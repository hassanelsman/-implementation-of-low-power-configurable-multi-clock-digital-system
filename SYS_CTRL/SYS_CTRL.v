==> flow/design.v <==
module CTRL_RX #(parameter WIDTH = 8, ADDR = 4 )
(
input    wire                 CLK,
input    wire                 RST,
input    wire   [WIDTH-1:0]   RF_RdData,
input    wire                 RF_RdData_VLD,
input    wire   [WIDTH*2-1:0] ALU_OUT,
input    wire                 ALU_OUT_VLD, 
input    wire   [WIDTH-1:0]   UART_RX_DATA, 
input    wire                 UART_RX_VLD,
output   reg                  ALU_EN,
output   reg    [3:0]         ALU_FUN,  
output   reg                  CLKG_EN, 
output   reg                  CLKDIV_EN,
output   reg                  RF_WrEn,
output   reg                  RF_RdEn,
output   reg   [ADDR-1:0]     RF_Address,
output   reg   [WIDTH-1:0]    RF_WrData,
output   reg                  UART_RF_SEND,
output   reg                  UART_ALU_SEND,
output   reg   [WIDTH-1:0]    UART_SEND_RF_DATA,
output   reg   [WIDTH*2-1:0]  UART_SEND_ALU_DATA  	
);
localparam  [3:0]      IDLE         = 4'b0000 ,
                       WRITE_CMD_S  = 4'b0001 ,
					   WRITE_ADD_S  = 4'b0010 ,
					   WRITE_DAT_S  = 4'b0011 ,
					   READ_CMD_S   = 4'b0100 ,
					   READ_ADD_S   = 4'b0101 ,
					   READ_WAIT_S  = 4'b0110 ,
					   ALU_WP_OPA_S = 4'b0111 ,
					   ALU_WP_OPB_S = 4'b1000 ,					   
					   ALU_OP_FUN_S = 4'b1001 ,
                       ALU_WAIT_O_S = 4'b1010 ;
localparam  [7:0]      RF_WRITE_CMD  = 8'hAA ,
                       RF_READ_CMD   = 8'hBB ,
					   ALU_W_OP_CMD  = 8'hCC ,
					   ALU_WN_OP_CMD = 8'hDD ;
reg         [3:0]      current_state , 
                       next_state    ;
reg         [7:0]      RF_ADDR_REG ;
reg                    RF_ADDR_EN   ,
                       RF_RD_STORE  ,
                       ALU_DAT_STOR ;					   
always @ (posedge CLK or negedge RST)
 begin
  if(!RST)
   begin
    current_state <= IDLE ;
   end
  else
   begin
    current_state <= next_state ;
   end
 end
always @ (*)
 begin
  case(current_state)
  IDLE   	: begin
				if(UART_RX_VLD)
			      begin
					case(UART_RX_DATA)   
					RF_WRITE_CMD : begin
									next_state = WRITE_ADD_S ;				
								   end
					RF_READ_CMD  : begin
									next_state = READ_ADD_S ;				
								   end
					ALU_W_OP_CMD : begin
									next_state = ALU_WP_OPA_S ;				
								   end
					ALU_WN_OP_CMD: begin
			                        next_state = ALU_OP_FUN_S ;				
								   end							   
					default      : begin
									next_state = IDLE ;				
								   end
					endcase	
				  end
				else
				  begin
					next_state = IDLE ;
				  end
				end			  							  			
  WRITE_ADD_S : begin
				 if(UART_RX_VLD)
			       begin
			        next_state = WRITE_DAT_S ; 				
                   end
			     else
			       begin
			        next_state = WRITE_ADD_S ; 			
                   end			  
                end
  WRITE_DAT_S : begin
				 if(UART_RX_VLD)
			       begin
			        next_state = IDLE ; 				
                   end
			     else
			       begin
			        next_state = WRITE_DAT_S ; 			
                   end			  
                end  		  
  READ_ADD_S  : begin
				 if(UART_RX_VLD)
			       begin
			        next_state = READ_WAIT_S ; 				
                   end
			     else
			       begin
			        next_state = READ_ADD_S ; 			
                   end			  
                end
  READ_WAIT_S : begin
				 if(RF_RdData_VLD)
			       begin
			        next_state = IDLE ; 				
                   end
			     else
			       begin
			        next_state = READ_WAIT_S ; 			
                   end			  
                end			
  ALU_WP_OPA_S: begin
				 if(UART_RX_VLD)
			       begin
			        next_state = ALU_WP_OPB_S ; 				
                   end
			     else
			       begin
			        next_state = ALU_WP_OPA_S ; 			
                   end			  
                end	
  ALU_WP_OPB_S: begin
				 if(UART_RX_VLD)
			       begin
			        next_state = ALU_OP_FUN_S ; 				
                   end
			     else
			       begin
			        next_state = ALU_WP_OPB_S ; 			
                   end			  
                end	
  ALU_OP_FUN_S: begin
				 if(UART_RX_VLD)
			       begin
			        next_state = ALU_WAIT_O_S ; 				
                   end
			     else
			       begin
			        next_state = ALU_OP_FUN_S ; 			
                   end			  
                end	
  ALU_WAIT_O_S: begin
				 if(ALU_OUT_VLD)
			       begin
			        next_state = IDLE ; 				
                   end
			     else
			       begin
			        next_state = ALU_WAIT_O_S ; 			
                   end			  
                end					
  default     : begin
			      next_state = IDLE ; 
                end	
  endcase                 	   
 end 
always @ (*)
 begin
   ALU_EN     = 1'b0 ;
   ALU_FUN    = 4'b0 ;  
   CLKG_EN    = 1'b0 ; 
   CLKDIV_EN  = 1'b1 ;
   RF_WrEn    = 1'b0 ;
   RF_RdEn    = 1'b0 ;
   RF_Address =  'b0 ;
   RF_WrData  =  'b0 ;
   RF_ADDR_EN = 1'b0 ;
   UART_RF_SEND  = 1'b0 ; 
   UART_ALU_SEND = 1'b0 ;
   RF_RD_STORE   = 1'b0 ;
   ALU_DAT_STOR  = 1'b0 ;   
  case(current_state)
  IDLE   	  : begin
				  ALU_EN     = 1'b0 ;
				  ALU_FUN    = 4'b0 ;  
				  CLKG_EN    = 1'b0 ; 
				  CLKDIV_EN  = 1'b1 ;
				  RF_WrEn    = 1'b0 ;
				  RF_RdEn    = 1'b0 ;
				  RF_Address =  'b0 ;
				  RF_WrData  =  'b0 ;
				end			  							  			
  WRITE_ADD_S : begin
				 if(UART_RX_VLD)
			       begin
			        RF_ADDR_EN = 1'b1 ; 				
                   end
			     else
			       begin
			        RF_ADDR_EN = 1'b0 ; 			
                   end					   	  
                end
  WRITE_DAT_S : begin
				 if(UART_RX_VLD)
			       begin
				    RF_WrEn    = 1'b1         ;
					RF_Address = RF_ADDR_REG  ;
					RF_WrData  = UART_RX_DATA ;
                   end
			     else
			       begin
				    RF_WrEn    = 1'b0         ;
					RF_Address = RF_ADDR_REG  ;
					RF_WrData  = UART_RX_DATA ; 			
                   end					   	  
                end
  READ_ADD_S  : begin
				 if(UART_RX_VLD)
			       begin
			        RF_ADDR_EN = 1'b1 ; 				
                   end
			     else
			       begin
			        RF_ADDR_EN = 1'b0 ; 			
                   end					   	  
                end
  READ_WAIT_S : begin
				  RF_RdEn    = 1'b1         ;
				  RF_Address = RF_ADDR_REG  ;
				  if(RF_RdData_VLD)
			       begin
			        UART_RF_SEND = 1'b1 ; 
                    RF_RD_STORE  = 1'b1 ;					
                   end
			      else
			       begin
			        UART_RF_SEND = 1'b0 ;	
                    RF_RD_STORE  = 1'b0 ;						
                   end					  
                end		
  ALU_WP_OPA_S: begin
				 if(UART_RX_VLD)
				   begin
				    RF_WrEn    = 1'b1         ;
					RF_Address = 'b00         ;
					RF_WrData  = UART_RX_DATA ;
				   end	
			     else
			       begin
				    RF_WrEn    = 1'b0         ;
					RF_Address = 'b00         ;
					RF_WrData  = UART_RX_DATA ; 			
                   end			  
                end	
  ALU_WP_OPB_S: begin
				 if(UART_RX_VLD)
				  begin
				    RF_WrEn    = 1'b1         ;
					RF_Address = 'b01         ;
					RF_WrData  = UART_RX_DATA ;
				  end	
			     else
			       begin
				    RF_WrEn    = 1'b0         ;
					RF_Address = 'b01         ;
					RF_WrData  = UART_RX_DATA ; 			
                   end			  
                end	
  ALU_OP_FUN_S: begin
				 CLKG_EN = 1'b1 ;  
				 if(UART_RX_VLD)
			       begin
                     ALU_EN  = 1'b1 ;
                     ALU_FUN = UART_RX_DATA ; 			
                   end
			     else
			       begin
                     ALU_EN  = 1'b0 ;
                     ALU_FUN = UART_RX_DATA ; 				
                   end			  
                end	
  ALU_WAIT_O_S: begin
				 CLKG_EN = 1'b1 ;   
				 if(ALU_OUT_VLD)
			       begin
			        UART_ALU_SEND = 1'b1 ; 
                    ALU_DAT_STOR  = 1'b1 ;							
                   end
			      else
			       begin
			        UART_ALU_SEND = 1'b0 ;
                    ALU_DAT_STOR  = 1'b0 ;							
                   end
                end				   
  default     : begin
		    ALU_EN     = 1'b0 ;
		    ALU_FUN    = 4'b0 ;  
		    CLKG_EN    = 1'b0 ; 
	            CLKDIV_EN  = 1'b1 ;
		    RF_WrEn    = 1'b0 ;
		    RF_RdEn    = 1'b0 ;
		    RF_Address =  'b0 ;
		    RF_WrData  =  'b0 ;
                end	
  endcase                 	   
 end 
always @ (posedge CLK or negedge RST)
 begin
  if(!RST)
   begin
    RF_ADDR_REG <= 8'b0 ;
   end
  else
   begin
    if (RF_ADDR_EN)
	 begin	
      RF_ADDR_REG <= UART_RX_DATA ;
	 end 
   end
 end
always @ (posedge CLK or negedge RST)
 begin
  if(!RST)
   begin
    UART_SEND_RF_DATA <= 8'b0 ;
   end
  else
   begin
    if (RF_RD_STORE)
	 begin
      UART_SEND_RF_DATA <= RF_RdData ;
	 end 
   end
 end
always @ (posedge CLK or negedge RST)
 begin
  if(!RST)
   begin
    UART_SEND_ALU_DATA <= 'b0 ;
   end
  else
   begin
    if (ALU_DAT_STOR)
	 begin
      UART_SEND_ALU_DATA <= ALU_OUT ;
	 end 
   end
 end
endmodule
module CTRL_TX #(parameter WIDTH = 8, ADDR = 4 )
(
input    wire                CLK,
input    wire                RST,
input    wire                UART_RF_SEND,
input    wire  [WIDTH-1:0]   UART_SEND_RF_DATA,
input    wire                UART_ALU_SEND,
input    wire  [WIDTH*2-1:0] UART_SEND_ALU_DATA,
input    wire                UART_TX_Busy,
output   reg   [WIDTH-1:0]   UART_TX_DATA, 
output   reg                 UART_TX_VLD
);
localparam   [2:0]     IDLE             = 3'b000 ,
                       UART_RF_SEND_S   = 3'b001 ,
                       UART_ALU0_SEND_S = 3'b010 ,
                       WAIT_UART_BUST   = 3'b011 ,					   
                       UART_ALU1_SEND_S = 3'b100 ;
reg          [2:0]     current_state , 
                       next_state    ;
always @ (posedge CLK or negedge RST)
 begin
  if(!RST)
   begin
    current_state <= IDLE ;
   end
  else
   begin
    current_state <= next_state ;
   end
 end
always @ (*)
 begin
  next_state = IDLE ;
  case(current_state)
  IDLE   	   : begin
				  if(UART_RF_SEND)
			        begin
					 next_state = UART_RF_SEND_S ;
				    end
				  else if (UART_ALU_SEND)
				    begin
					 next_state = UART_ALU0_SEND_S ;
				    end
				  end			  							  			
  UART_RF_SEND_S  : begin
			         if (UART_TX_Busy)  
			           next_state = IDLE ;
                     else	
			           next_state = UART_RF_SEND_S ;					 
                    end	
  UART_ALU0_SEND_S: begin
			         if (UART_TX_Busy)
			           next_state = WAIT_UART_BUST ;
                     else
 			           next_state = UART_ALU0_SEND_S ;						 
                    end
  WAIT_UART_BUST  : begin
			         if (!UART_TX_Busy)
			           next_state = UART_ALU1_SEND_S ;
                     else
 			           next_state = WAIT_UART_BUST ;						 
                    end					
  UART_ALU1_SEND_S: begin
			         if (UART_TX_Busy)  
			           next_state = IDLE ;
                     else	
			           next_state = UART_ALU1_SEND_S ;					 	  
                    end					  
  default     : begin
			      next_state = IDLE ; 
                end	
  endcase                 	   
 end 
always @ (*)
 begin
   UART_TX_VLD   = 1'b0 ;
   UART_TX_DATA  = 'b0 ;   	  
  case(current_state)
  IDLE   	      : begin
                      UART_TX_DATA  = 'b0 ; 
                      UART_TX_VLD = 1'b0 ;	
				    end			  							  			
  UART_RF_SEND_S  : begin
                      UART_TX_DATA  = UART_SEND_RF_DATA ; 
                      UART_TX_VLD = 1'b1 ;			   	  
                    end
  UART_ALU0_SEND_S: begin
                      UART_TX_DATA  = UART_SEND_ALU_DATA [WIDTH-1:0] ; 
                      UART_TX_VLD = 1'b1 ;
                    end					  
  WAIT_UART_BUST  : begin
                      UART_TX_DATA  = 'b0 ;   
                      UART_TX_VLD = 1'b0 ;			  
                    end	
  UART_ALU1_SEND_S: begin
                      UART_TX_DATA  = UART_SEND_ALU_DATA [WIDTH*2-1:WIDTH] ; 
                      UART_TX_VLD = 1'b1 ;			  
                    end	
  default     : begin
                  UART_TX_VLD = 1'b0 ;	
                end	
  endcase                 	   
 end 
endmodule
module SYS_CTRL #(parameter WIDTH = 8, ADDR = 4 )
(
input    wire                 CLK,
input    wire                 RST,
input    wire   [WIDTH-1:0]   RF_RdData,
input    wire                 RF_RdData_VLD,
output   wire                 RF_WrEn,
output   wire                 RF_RdEn,
output   wire   [ADDR-1:0]    RF_Address,
output   wire   [WIDTH-1:0]   RF_WrData,
input    wire   [WIDTH*2-1:0] ALU_OUT,
input    wire                 ALU_OUT_VLD, 
output   wire                 ALU_EN,
output   wire   [3:0]         ALU_FUN,  
output   wire                 CLKG_EN, 
output   wire                 CLKDIV_EN, 
input    wire   [WIDTH-1:0]   UART_RX_DATA, 
input    wire                 UART_RX_VLD,
input    wire                 UART_TX_Busy,
output   wire   [WIDTH-1:0]   UART_TX_DATA, 
output   wire                 UART_TX_VLD
);
wire       [WIDTH*2-1:0]      UART_SEND_ALU_DATA ;
wire       [WIDTH-1:0]        UART_SEND_RF_DATA ;
wire                          UART_RF_SEND ;
wire                          UART_ALU_SEND ;
CTRL_RX U0_CTRL_RX (
.CLK(CLK),
.RST(RST),
.RF_RdData(RF_RdData),
.RF_RdData_VLD(RF_RdData_VLD),
.ALU_OUT(ALU_OUT),
.ALU_OUT_VLD(ALU_OUT_VLD), 
.UART_RX_DATA(UART_RX_DATA), 
.UART_RX_VLD(UART_RX_VLD),
.ALU_EN(ALU_EN),
.ALU_FUN(ALU_FUN),  
.CLKG_EN(CLKG_EN), 
.CLKDIV_EN(CLKDIV_EN),
.RF_WrEn(RF_WrEn),
.RF_RdEn(RF_RdEn),
.RF_Address(RF_Address),
.RF_WrData(RF_WrData),
.UART_RF_SEND(UART_RF_SEND),
.UART_ALU_SEND(UART_ALU_SEND),
.UART_SEND_RF_DATA(UART_SEND_RF_DATA),
.UART_SEND_ALU_DATA(UART_SEND_ALU_DATA)
);
CTRL_TX U0_CTRL_TX (
.CLK(CLK),
.RST(RST),
.UART_RF_SEND(UART_RF_SEND),
.UART_ALU_SEND(UART_ALU_SEND),
.UART_SEND_ALU_DATA(UART_SEND_ALU_DATA),
.UART_SEND_RF_DATA(UART_SEND_RF_DATA),
.UART_TX_Busy(UART_TX_Busy),
.UART_TX_DATA(UART_TX_DATA),
.UART_TX_VLD(UART_TX_VLD)
);
endmodule
### Reports on SYS_CTRL

Tool output for the design above, in the order of the flow.
Line numbers count from 1 in the design file above.
Operators carry their Yosys type and port widths (W data, S select, Z words).
Cell names lack the library's common part.
The mark - stands for no value.

* design top: SYS_CTRL
* clock input: CLK
* cell library: sky130hd
* library corner: tt_025C_1v80

### After elaboration

Counts by Yosys on the flattened word-level netlist (proc, flatten, opt, wreduce; memories kept). Register bits leave out memories and registers merged into their read ports (data or address); mux counts leave out enables and synchronous resets folded into registers. Print and check cells are left out.

* bits in registers: 35
* output and inout bits: 30
* elaborated cells: 61

* eq/ne operators: 16
* muxes and demuxes: 33
* reduce/logical cells: 7

Operator list (number)
* $pmux W4 S9: 1
* $eq A8 B8 Y1 const B: 4
* $pmux W8 S3: 1
* $pmux W4 S4: 1
* $mux W4: 4
* $pmux W3 S5: 1
* $mux W1: 15
* $eq A4 B3 Y1 const B: 3
* $eq A4 B4 Y1 const B: 3
* $mux W3: 4
* $eq A4 B2 Y1 const B: 2
* $pmux W4 S2: 1
* $mux W8: 1
* $mux W2: 4
* $reduce_or A2 Y1: 3
* $eq A3 B2 Y1 const B: 2
* $reduce_or A3 Y1: 2
* $logic_not A4 Y1: 1
* $eq A3 B1 Y1 const B: 1
* $eq A3 B3 Y1 const B: 1
* $logic_not A3 Y1: 1

### Logic depth

Longest topological path by Yosys (ltp), each cell counted once; first at word level (registers and memories cut), then after technology mapping (sequential cells cut; the memories' decode and read muxes count).

* depth after elaboration: 5
* ABC_AREA: 0
* mapped depth: 4
* gate-level depth less buffers: 3

### Synthesis result

Source: synth_stat.txt of the flow (Yosys; design flattened, memories mapped). It holds for the ABC_AREA given above (unset counts as 0); a run with the other value may have another netlist.

* mapped cells: 161
* chip area (Yosys): 0.0019281 mm^2
* sequential part of the area: 0.0010535 mm^2
* mapped flip-flops: 42
* buffer cells: 7

Cell types
* dfrtp_1: number 40, total area 1000.96 um^2
* mux2_1: number 28, total area 315.302 um^2
* a222oi_1: number 8, total area 80.077 um^2
* nor2b_1: number 12, total area 75.072 um^2
* inv_1: number 15, total area 56.304 um^2
* dfstp_2: number 2, total area 52.55 um^2
* and2_1: number 5, total area 31.28 um^2
* and4bb_1: number 2, total area 25.024 um^2
* nand3_1: number 5, total area 25.024 um^2
* o22ai_1: number 4, total area 25.024 um^2
* mux2_2: number 2, total area 22.522 um^2
* nand2_1: number 6, total area 22.522 um^2
* o21ai_0: number 4, total area 20.019 um^2
* nor2_1: number 5, total area 18.768 um^2
* o221ai_2: number 1, total area 15.014 um^2
* and3_1: number 2, total area 12.512 um^2
* buf_6: number 1, total area 11.261 um^2
* clkbuf_1: number 3, total area 11.261 um^2

Not listed: further types 15, cells in them 16.
The figures by module come from a second, unflattened synthesis with its own total; it is not the netlist above.

* cells (unflattened synthesis): 161
* area (unflattened synthesis): 0.0019218 mm^2

Each row is one instance without its submodules.

Modules
* CTRL_RX: times used 1, cells 124, area 0.0015928 mm^2
* CTRL_TX: times used 1, cells 37, area 0.0003291 mm^2
* SYS_CTRL: times used 1, cells 0, area 0 mm^2

### Worst setup path after synthesis

Path of least setup slack by OpenSTA after synthesis, without wires, with an ideal clock, recovery checks aside; 20% of the period is set as input and as output delay. Where synthesis merged equal registers, the netlist keeps one of their names.

* path kind: register to output
* start point: reg U0_CTRL_TX.current_state
* end point: out UART_TX_DATA[0]
* clock period: 1460 ps
* output delay: 292 ps
* launch time at the first pin: 0 ps
* arrival: 947 ps
* data required time: 1168 ps
* path slack: 221 ps
* delay of the path: 947 ps
* stages: 4
* path buffers: 1
* period reached after synthesis: 1239 ps

"delay of the path" = arrival - input delay + setup time.
A path that ends at an output port has no setup time.
"stages" counts driving pins, that of a launching flip-flop among them; a cell with two outputs on the path counts twice.
"period reached after synthesis" is the clock period less the worst setup slack; recovery checks do not enter. This is arithmetic on one report: input and output delays are still those of the set period (20% each).
An end named without its bit number is one bit of that signal or, where synthesis recoded a state register, one of its new flip-flops.

* cell sequence: dfrtp_1 -> clkbuf_1 -> a222oi_1 -> inv_1

Ends and longest elaborated chain, post-synthesis
* from (decl): RTL line 370 `reg          [2:0]     current_state ,`
* from (assign): RTL line 376 `current_state <= IDLE ;`
* from (assign): RTL line 380 `current_state <= next_state ;`
* to (decl): RTL line 476 `output   wire   [WIDTH-1:0]   UART_TX_DATA,`

No chain of elaborated cells between the ends is given.

### Path in the finished layout

Path of least setup slack in the final report of stored run 1 (OpenROAD, finished layout, wires in). Where an end is a register, its clock arrival counts in the times.
The path's times are printed in steps of 10 ps; the period is the one set.

* path kind: register to output
* start point: reg U0_CTRL_TX.current_state
* end point: out UART_TX_DATA[7]
* clock period: 1310 ps
* output delay: 260 ps
* launch time at the first pin: 370 ps
* arrival: 1580 ps
* data required time: 1050 ps
* path slack: -540 ps
* stages: 5
* path buffers: 2

An end named without its bit number is one bit of that signal or, where synthesis recoded a state register, one of its new flip-flops.
Between the ends stands the longest chain of elaborated cells between them, by number of cells; it is not shown to be the way that was timed. Of several equally long chains one is given.
Each line given opens the expression or statement behind the cell; cells for indexed reads and writes are added by Yosys, which also makes memories of some case tables.

* cell sequence: dfrtp_1 -> clkbuf_8 -> a222oi_1 -> inv_1 -> buf_2
* cells in the longest elaborated chain: 2
* elaborated cells between the ends (all ways): 4
* those cells by class: eq/ne (3); mux (1)

Ends and longest elaborated chain, after layout
* from (decl): RTL line 370 `reg          [2:0]     current_state ,`
* from (assign): RTL line 376 `current_state <= IDLE ;`
* from (assign): RTL line 380 `current_state <= next_state ;`
* $eq A3 B3 Y1: RTL line 430 `case(current_state)`
* $pmux W8 S3: RTL line 430
* to (decl): RTL line 476 `output   wire   [WIDTH-1:0]   UART_TX_DATA,`

Add stored flow runs of SYS_CTRL

Below are 2 stored runs of the flow (Yosys, OpenROAD; platform sky130hd) on SYS_CTRL, each with its settings and what was measured, unordered. Constraints: input delay and output delay 20% of the set period each, output load 0.01 pF.
"allowed time less slack (worst setup path)" means the part of the period allowed to the worst setup path (the constraints hold back 20% at inputs and 20% at outputs) less its slack; where the path has registers, the arrival times of their clocks count too.
"allowed time less slack (worst setup path)" is known to 10 ps.

### Stored run 1

Settings: `period_ns=1.31`, `CORE_UTILIZATION=60`, `PLACE_DENSITY_LB_ADDON=0.24`, `CORE_MARGIN=7`, `CELL_PAD_IN_SITES_DETAIL_PLACEMENT=0`, `TNS_END_PERCENT=15`, `GPL_TIMING_DRIVEN=0`, `CAP_MARGIN=20`, `SLEW_MARGIN=20`

- Allowed time less slack (worst setup path): 1580 ps
- Critical path kind: register to output
- Standard-cell area after layout: 0.0027864 mm^2
- Chip area in the Yosys report: 0.0019281 mm^2
- Worst setup slack after layout: -536 ps
- Total negative slack on setup checks: -9278 ps
- Die size: 0.0049964 mm^2

### Stored run 2

Settings: `period_ns=1.7`, `CORE_UTILIZATION=38`, `SETUP_SLACK_MARGIN=-0.17`, `PLACE_DENSITY_LB_ADDON=0.04`, `CORE_ASPECT_RATIO=0.93`, `ABC_AREA=1`, `GPL_ROUTABILITY_DRIVEN=0`, `CTS_CLUSTER_SIZE=30`, `CTS_CLUSTER_DIAMETER=280`, `SLEW_MARGIN=30`, `CAP_MARGIN=20`, `CORE_MARGIN=2`

- Standard-cell area after layout: 0.0030091 mm^2
- Total negative slack on setup checks: -609 ps
- Worst setup slack after layout: -65 ps
- Die size: 0.0058859 mm^2
- Chip area in the Yosys report: 0.0020094 mm^2
- Allowed time less slack (worst setup path): 1420 ps
- Critical path kind: register to output
