==> flow/design.v <==
module parity_clc (
input wire         clk,
input wire         par_typ,
input wire         data_valid,
input wire [7:0]   p_data,
output reg         parity_bit
);
wire               par_bit ;
always @(posedge clk)
begin
    if (data_valid) 
    begin
      if (par_typ)
          parity_bit <= ~par_bit;  
       else 
          parity_bit <= par_bit ;
    end
end
assign par_bit = ^p_data ;
endmodule
module serializer (
input wire         clk,
input wire         ser_en,
input wire [7:0]   p_data,
output reg         s_data,
output reg         ser_done
);
reg [3:0]          count;
reg                ser_data; 
always @(posedge clk)
 begin
   if(!ser_en || ser_done)   
     begin
      count <= 0 ;
     end
   else
     begin
      count <= count + 4'b1 ;
     end
 end
always @(*)
 begin
      ser_data = p_data[count];
      if (count == 4'b1000) begin
        ser_done <=  1'b1 ;
        ser_data <= 1'b0 ;
       end
      else begin
        ser_done <= 1'b0;
      end
   end
always @(posedge clk)
begin
  s_data <= ser_data ;
end
endmodule
module uart_top (
input wire         CLK,
input wire         RST,
input wire         PAR_EN,
input wire         PAR_TYP,
input wire         DATA_VALID,
input wire [7:0]   P_DATA,
output reg         TX_OUT,
output reg         BUSY
);
reg                Ser_en;
wire               Done;
wire               S_data;
wire               Par_bit;
reg [2:0]		   current_state, next_state ;
reg                tx_out;
reg                busy;
reg                DATA_VALID_par;
localparam [2:0] 	IDLE  = 3'b000 ,
				    Start_bit = 3'b001 ,
	             	Ser_bits = 3'b010 ,
                    Par_bits = 3'b011 ,
                    Stop_bits =3'b100 ; 
always @(posedge CLK or negedge RST)
begin
 if(!RST)
  current_state <= IDLE ;
 else
  current_state <= next_state ;
end
always @(*)
begin
case (current_state)
IDLE : begin
		tx_out = 1'b1;
		Ser_en = 1'b0;
        busy = 1'b0;
        DATA_VALID_par = 1'b0;
	    if (!BUSY && DATA_VALID && !Done)
		 begin
		  next_state = Start_bit ;
		 end
		else 
		 next_state = IDLE ;
	   end
Start_bit : begin
	     tx_out = 1'b0 ;
         Ser_en = 1'b1 ;
         busy = 1'b1 ;
         DATA_VALID_par = 1'b1;  
	    if (!DATA_VALID && !Done)
		 begin
		  next_state = Ser_bits ;
		 end
		else 
		 next_state = Start_bit ;
		end
Ser_bits : begin
	     tx_out = S_data ;
		 Ser_en = 1'b1 ;
		 busy = 1'b1 ;
         DATA_VALID_par = 1'b0;
	    if (Done &&  PAR_EN)
		 begin
		  next_state = Par_bits ;
		 end
		else if (Done && !PAR_EN) begin
		 next_state = Stop_bits ;
		end
		else 
		 next_state = Ser_bits ;
		end
Par_bits : begin  
		tx_out = Par_bit ;
		Ser_en = 1'b0 ;
		busy = 1'b1 ;
        DATA_VALID_par = 1'b0;
	    if ( Done )
		 begin
		  next_state = Par_bits ;
		 end
		else 
		begin
		next_state = Stop_bits ;
		end
		end
Stop_bits : begin
	     tx_out = 1'b1 ;
		 Ser_en = 1'b0 ;
		 busy = 1'b1 ;
         DATA_VALID_par = 1'b0;
		 next_state = IDLE ;
     end
default : begin
	     tx_out = 1'b1;
		 Ser_en = 1'b0;
         busy = 1'b0;
         DATA_VALID_par = 1'b0;
		 next_state = IDLE ;
	      end
endcase
end
always @(posedge CLK )
begin
    TX_OUT <= tx_out ;
    BUSY <= busy ;
end
serializer SER (
.clk(CLK),
.ser_en(Ser_en),
.p_data(P_DATA),
.s_data(S_data),
.ser_done(Done)
);
parity_clc PAR (
.clk(CLK),
.par_typ(PAR_TYP),
.p_data(P_DATA),
.parity_bit(Par_bit),
.data_valid(DATA_VALID_par)
);
endmodule
From RTL to reports: uart_top
Tool output for the design above, in the order of the flow.
Line numbers count from 1 in the design file above.
Operators: Yosys type, input widths -> output width; for muxes data width and select width s.
{ "setup": {"top_module": "uart_top", "clk_port": "CLK", "cell_library": "sky130hd", "pvt_corner": "tt_025C_1v80"} }

Word-level counts
Counts by Yosys on the flattened word-level netlist (proc, flatten, opt, wreduce; memories kept). Register bits leave out memories and registers merged into their read ports (data or address); mux counts leave out enables and synchronous resets folded into registers. Print and check cells are left out. Cells with the same type and inputs are merged into one.
{ "word_totals": {"in_bits": 13, "output_inout_bits": 2, "ff_bits": 11, "wordCells": 41} }
{ "classes": {"muxes": 12, "n_addsub": 1, "logic": 1, "n_shift": 1, "equal": 5, "n_reduce_logical": 15} }
{ "ops": {"columns": ["operator", "count"], "rows": [
  ["$pmux 3 s4", 1],
  ["$mux 3", 3],
  ["$shiftx 8x4->1", 1],
  ["$reduce_xor 8->1", 1],
  ["$eq 3x2->1 const B", 2],
  ["$mux 1", 6],
  ["$logic_and 1x1->1", 5],
  ["$logic_not 1->1", 5],
  ["$add 4x1->4 const B", 1],
  ["$eq 4x4->1 const B", 1],
  ["$reduce_or 4->1", 1],
  ["$eq 3x1->1 const B", 1],
  ["$eq 3x3->1 const B", 1],
  ["$logic_not 3->1", 1],
  ["$pmux 1 s3", 1],
  ["$reduce_or 2->1", 1],
  ["$mux 2", 1],
  ["$logic_or 1x1->1", 1],
  ["$not 1->1", 1]
]} }

Longest topological paths
Longest topological path by Yosys (ltp), each cell counted once; first at word level (registers and memories cut), then after technology mapping (sequential cells cut; the memories' decode and read muxes count).
{ "depth": {"ltp_word": 6, "abc_area": 1, "ltp_mapped": 9} }

After synthesis
Source: synth_stat.txt of the flow (Yosys; design flattened, memories mapped). It holds for the ABC_AREA given above (unset counts as 0); a run with the other value may have another netlist.
The area totals of this step are shown rounded.
{ "by_type": {"columns": ["cell_type", "count", "type_area_um2"], "rows": [
  ["sky130_fd_sc_hd__dfxtp_1", 7, 140.134],
  ["sky130_fd_sc_hd__nand2_1", 34, 127.622],
  ["sky130_fd_sc_hd__dfrtp_1", 4, 100.096],
  ["sky130_fd_sc_hd__inv_1", 17, 63.811],
  ["sky130_fd_sc_hd__nor2_1", 10, 37.536],
  ["sky130_fd_sc_hd__nand3_1", 7, 35.034],
  ["sky130_fd_sc_hd__edfxtp_1", 1, 30.029],
  ["sky130_fd_sc_hd__dfstp_2", 1, 26.275],
  ["sky130_fd_sc_hd__a21oi_1", 5, 25.024],
  ["sky130_fd_sc_hd__ha_1", 2, 25.024],
  ["sky130_fd_sc_hd__xnor2_1", 2, 17.517],
  ["sky130_fd_sc_hd__o21ai_4", 1, 16.266],
  ["sky130_fd_sc_hd__o21ai_0", 3, 15.014],
  ["sky130_fd_sc_hd__nand2_4", 1, 11.261],
  ["sky130_fd_sc_hd__o311ai_0", 1, 8.758],
  ["sky130_fd_sc_hd__o211ai_1", 1, 7.507],
  ["sky130_fd_sc_hd__o21bai_1", 1, 7.507],
  ["sky130_fd_sc_hd__o31ai_1", 1, 7.507]
]} }
Not listed: further types 5, cells in them 5.
{ "synth_totals": {"n_buf": 1, "flip_flops": 13, "cell_count": 104, "synth_area_um2": 728, "sequential_area_um2": 297} }

Path before layout
Path of least setup slack by OpenSTA after synthesis, without wires, with an ideal clock, recovery checks aside; 20% of the period is set as input and as output delay. Where synthesis merged equal registers, the netlist keeps one of their names.
{ "synth_timing": {"path_type": "reg-to-reg", "start": "register SER.count[0]", "end": "register current_state", "path_delay_ps": 1212, "t_first_pin_ps": 0, "t_required_ps": 1217, "setup_slack_ps": 68, "period_ps": 1280, "setup_time_ps": 63, "t_arrival_ps": 1149, "stages": 8, "synth_period_reached_ps": 1212} }
"path_delay_ps" = arrival - input delay + setup time.
"stages" counts driving pins, that of a launching flip-flop among them; a cell with two outputs on the path counts twice.
"synth_period_reached_ps" is the clock period less the worst setup slack; recovery checks do not enter. This is arithmetic on one report: input and output delays are still those of the set period (20% each).
Where an end lacks its bit number, it is one bit of the signal, or one of the new flip-flops if synthesis recoded a state register.
{ "synth_via": {"cell_sequence": "sky130_fd_sc_hd__dfxtp_1 > sky130_fd_sc_hd__buf_2 > sky130_fd_sc_hd__inv_2 > sky130_fd_sc_hd__ha_1 > sky130_fd_sc_hd__nand2_4 > sky130_fd_sc_hd__o21ai_4 > sky130_fd_sc_hd__o21bai_1 > sky130_fd_sc_hd__inv_1"} }
{ "synth_lines": {"columns": ["element", "line", "text"], "rows": [
  ["start, declared", 28, "reg [3:0]          count;"],
  ["start, assigned", 34, "count <= 0 ;"],
  ["start, assigned", 38, "count <= count + 4'b1 ;"],
  ["end, assigned", 83, "current_state <= IDLE ;"],
  ["end, assigned", 85, "current_state <= next_state ;"],
  ["end, declared", 71, "reg [2:0] current_state, next_state ;"]
]} }
Chain of elaborated cells between the ends: none given.

Worst path after layout
Path of least setup slack in the final report of stored run 2 (OpenROAD, finished layout, wires in). Where an end is a register, its clock arrival counts in the times.
The report prints the path's times to 10 ps; the period is as set.
{ "layout_timing": {"path_type": "input-to-reg", "start": "input P_DATA[0]", "end": "register PAR.parity_bit", "stages": 10, "setup_slack_ps": 130, "t_required_ps": 1410, "period_ps": 1380, "t_first_pin_ps": 280, "setup_time_ps": 230, "t_arrival_ps": 1290, "input_delay_ps": 280} }
The rows between start and end are the longest chain of elaborated cells between them; the timing report does not say that the signal goes this way. Where chains are equally long, one stands for them.
Each line given opens the expression or statement behind the cell; cells for indexed reads and writes are added by Yosys, which also makes memories of some case tables.
{ "layout_via": {"cell_sequence": "sky130_fd_sc_hd__clkdlybuf4s50_1 > sky130_fd_sc_hd__inv_1 > sky130_fd_sc_hd__nand2_1 > sky130_fd_sc_hd__nand2_1 > sky130_fd_sc_hd__nand2_1 > sky130_fd_sc_hd__nand2_1 > sky130_fd_sc_hd__nand2_1 > sky130_fd_sc_hd__nand2_1 > sky130_fd_sc_hd__nand2_1 > sky130_fd_sc_hd__nand2_1", "elab_chain_len": 3} }
{ "layout_lines": {"columns": ["element", "line", "text"], "rows": [
  ["start, declared", 63, "input wire [7:0]   P_DATA,"],
  ["$reduce_xor 8->1", 19, "assign par_bit = ^p_data ;"],
  ["$not 1->1", 14, "parity_bit <= ~par_bit;"],
  ["$mux 1", 13, "if (par_typ)"],
  ["end, assigned", 14, null],
  ["end, assigned", 16, "parity_bit <= par_bit ;"],
  ["end, declared", 6, "output reg         parity_bit"]
]} }

Hand-over note for uart_top

Module uart_top, platform sky130hd: 2 stored runs of the flow (Yosys, OpenROAD) with differing settings, in no particular order. Input and output delays are each 20% of the period that was set; the output load is 0.01 pF.
"achievedPeriod_ps" means the clock period less the worst setup slack. The figure is calculated, with input and output delays left at 20% of the set period.
The measured numbers are rounded.
[
  {
    "run": "stored run 1",
    "settings": { "period_ns": 0.896, "CORE_UTILIZATION": 62, "SETUP_SLACK_MARGIN": -0.04, "PLACE_DENSITY_LB_ADDON": 0.11, "CORE_MARGIN": 6, "CELL_PAD_IN_SITES_DETAIL_PLACEMENT": 0, "GPL_TIMING_DRIVEN": 0, "CTS_CLUSTER_SIZE": 12, "SLEW_MARGIN": 20, "MIN_ROUTING_LAYER": "met1", "CAP_MARGIN": 20 },
    "outcome": "stopped before the end: floorplanning reported PDN-0185"
  },
  {
    "run": "stored run 2",
    "settings": { "period_ns": 1.38, "CORE_UTILIZATION": 38, "CORE_MARGIN": 4, "ABC_AREA": 1, "GPL_ROUTABILITY_DRIVEN": 0, "CTS_CLUSTER_SIZE": 87, "CTS_CLUSTER_DIAMETER": 362, "CAP_MARGIN": 20, "SLEW_MARGIN": 25 },
    "results": { "synth_area_um2": 728, "achievedPeriod_ps": 1254, "final_die_area_um2": 2680, "setup_ws_ps": 126, "stdcell_area_um2": 971 }
  }
]

End of note.
